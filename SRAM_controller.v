==> flow/design.v <==
`timescale 1ns/1ns
module SRAM_controller(clk, rst, write_en, read_en, address, write_data, read_data, ready, SRAM_dq, SRAM_addr, SRAM_we_n);
    input clk, rst, write_en, read_en;
    input [31:0] address, write_data;
    inout [63:0] SRAM_dq;
    output ready, SRAM_we_n;
    output [63:0] read_data;
    output [16:0] SRAM_addr;
    parameter [1:0] IDLE = 2'b00;
    parameter [1:0] READ = 2'b01;
    parameter [1:0] WRITE = 2'b11;
    reg [1:0] ps;
    reg [2:0] cnt_out;
    reg [63:0] dq;
    wire [1:0] ns;
    wire [2:0] cnt;
    always @(posedge rst, posedge clk) begin
        if (rst) begin
            ps <= 0;
            cnt_out <= 0;
            dq <= 0;
        end
        else begin
            ps <= ns;
            cnt_out <= cnt;
            dq <= SRAM_dq;
        end
    end
    wire [31:0] temp_address = address - 32'd1024;
    assign SRAM_addr = temp_address[18:2];
    assign cnt = rst ? 3'b0 :
        (ps == READ && cnt_out != 3'b110) ? (cnt_out + 1'b1) :
        (ps == WRITE && cnt_out != 3'b110) ? (cnt_out + 1'b1) : 3'b0;
    assign ns = rst ? IDLE :
        (ps == IDLE && read_en) ? READ :
        (ps == IDLE && write_en) ? WRITE :
        (ps == READ && cnt != 3'b110) ? READ :
        (ps == WRITE && cnt != 3'b110) ? WRITE : 2'b00;
    assign SRAM_dq = (ns == WRITE && cnt < 3'b110) ? write_data : 64'bz;
    assign SRAM_we_n = (ns == WRITE && cnt < 3'b110) ? 1'b0 : 1'b1; 
    assign read_data = read_en ? dq : 64'bz;
    assign ready = (ns == READ && cnt < 3'b110) ? 1'b0 : (ns == WRITE && cnt < 3'b110) ? 1'b0 : 1'b1;
endmodule
## Reports on SRAM_controller

What the tools print for SRAM_controller, step after step.
Line numbers count from 1 in the design file above.
Cell names lack the library's common part.
Not given: -

| inputs | value |
|---|---|
| top module | SRAM_controller |
| clock port | clk |
| standard-cell library | sky130hd |
| library corner | tt_025C_1v80 |

## After elaboration

Source: Yosys, flattened and elaborated, memories not mapped. Widths are those after wreduce; folded enables and synchronous resets count as part of the registers. Registers that Yosys merges into a memory's read port (data or address) are not register bits. Print and check cells do not count. Equal cells are merged and count once.

| word-level totals | value |
|---|---|
| register bits | 69 |
| output and inout bits | 147 |

| cells by class | value |
|---|---|
| add/sub/neg operators | 2 |
| $lt $le $gt $ge | 1 |
| eq/ne operators | 6 |
| muxes and demuxes | 12 |
| reduce/logical cells | 9 |

Operators with widths:

| cell | number |
|---|---|
| 64-bit 2-to-1 mux | 2 |
| 19-bit by 11-bit subtractor with 19-bit output (second input constant) | 1 |
| 2-bit 2-to-1 mux | 5 |
| 3-bit 2-to-1 mux | 3 |
| 1-bit logical AND | 8 |
| 3-bit != test (second input constant) | 2 |
| 2-bit by 1-bit == test with 1-bit output (second input constant) | 2 |
| 2-bit == test (second input constant) | 2 |
| 3-bit by 1-bit adder with 3-bit output (second input constant) | 1 |
| 3-bit < comparator (second input constant) | 1 |
| 2-bit zero test | 1 |
| 1-bit 2-to-1 mux | 2 |

## Depth

Yosys ltp: most cells in a row. Word level: on the elaborated netlist, between registers, memories and ports. Mapped: between sequential cells and ports; inverters and the memories' decode and read muxes count.

| logic depth | value |
|---|---|
| depth in word-level cells | 16 |
| ABC_AREA | 0 |
| mapped depth | 5 |
| depth with buffers taken out | 5 |

## Synthesis result

The flow's flattened synthesis, as Yosys stat reports it; memories are mapped. The netlist is that of the ABC_AREA named above (0 if unset); the other value can give another one.
The area totals of this step are shown rounded.

Cell types:

| cell | number | total area (um2) |
|---|---|---|
| dfrtp_1 | 37 | 925.888 |
| buf_4 | 104 | 780.749 |
| xor2_1 | 6 | 52.55 |
| nor4_4 | 2 | 42.541 |
| ha_1 | 3 | 37.536 |
| dfstp_2 | 1 | 26.275 |
| inv_1 | 7 | 26.275 |
| nor2_1 | 5 | 18.768 |
| xnor2_1 | 2 | 17.517 |
| nand2_1 | 4 | 15.014 |
| o21ai_0 | 3 | 15.014 |
| or3_1 | 2 | 12.512 |
| or4_4 | 1 | 11.261 |
| a21oi_1 | 2 | 10.01 |
| a32o_1 | 1 | 10.01 |
| mux2i_1 | 1 | 10.01 |
| nor3_1 | 2 | 10.01 |
| nor4bb_1 | 1 | 10.01 |

Not listed: further types 8, cells in them 8.

| mapped netlist | value |
|---|---|
| standard cells after synthesis | 192 |
| cell area after synthesis | 2087 um2 |
| area of sequential cells | 952.2 um2 |
| flip-flop cells | 38 |

## Path before layout

Source: OpenSTA report_checks on the synthesized netlist (no wires, ideal clock, input and output delay 20% of the period each), path of least setup slack; recovery checks are left aside. Register names are those of the netlist, which keeps one name where synthesis merged equal registers.

| path post-synthesis | value |
|---|---|
| path type | input -> output |
| start point | input port address[12] |
| end point | output port SRAM_addr[16] |
| period | 2.04 ns |
| external input delay | 0.408 ns |
| time at the first pin | 0.408 ns |
| arrival | 1.375 ns |
| data required time | 1.632 ns |
| slack | 0.257 ns |
| path delay | 0.967 ns |
| stages | 3 |
| buffers on the path | 0 |
| synthesis period reached | 1.783 ns |

"path delay" is the arrival time less input delay plus setup time.
At an output port there is no setup time.
"stages" counts driving pins, that of a launching flip-flop among them; a cell with two outputs on the path counts twice.
"synthesis period reached" = period - worst setup slack (recovery checks aside). The figure is calculated, with input and output delays left at 20% of the set period.
The rows between start and end are the longest chain of elaborated cells between them; the timing report does not say that the signal goes this way. Where chains are equally long, one stands for them.
A line is the first line of the expression or statement that the cell stems from. Yosys adds cells for indexed reads and writes and turns some case tables into memories.

| on the way, post-synthesis | value |
|---|---|
| cell sequence | or4_4 -> nor4_4 -> xor2_1 |
| cells in the longest elaborated chain | 1 |

Ends and longest elaborated chain, post-synthesis:

| item | RTL line | source |
|---|---|---|
| start: declaration | 4 | `input [31:0] address, write_data;` |
| 19-bit by 11-bit subtractor with 19-bit output | 29 | `wire [31:0] temp_address = address - 32'd1024;` |
| end: declaration | 8 | `output [16:0] SRAM_addr;` |

SRAM_controller through Yosys and OpenROAD on sky130hd: 2 stored runs, unordered, with their settings. The constraints put input and output delay at 20% of the set period each and load the outputs with 0.01 pF.
Among the settings, - means not set for that run.

| stored run | period_ns | CORE_UTILIZATION | SETUP_SLACK_MARGIN | PLACE_DENSITY | HOLD_SLACK_MARGIN | CELL_PAD_IN_SITES_DETAIL_PLACEMENT | TNS_END_PERCENT | SLEW_MARGIN | MIN_ROUTING_LAYER | CAP_MARGIN | CORE_MARGIN |
|---|---|---|---|---|---|---|---|---|---|---|---|
| run 1 | 1.33 | 52 | 0.08 | 0.79 | 0.28 | 1 | 40 | 5 | met2 | 20 | 2 |
| run 2 | 1.48 | 40 | - | - | - | - | - | 20 | - | 20 | 2 |

Run 1: unfinished; error DPL-0033 in clock tree synthesis
Run 2: unfinished; error RSZ-0074 in routing
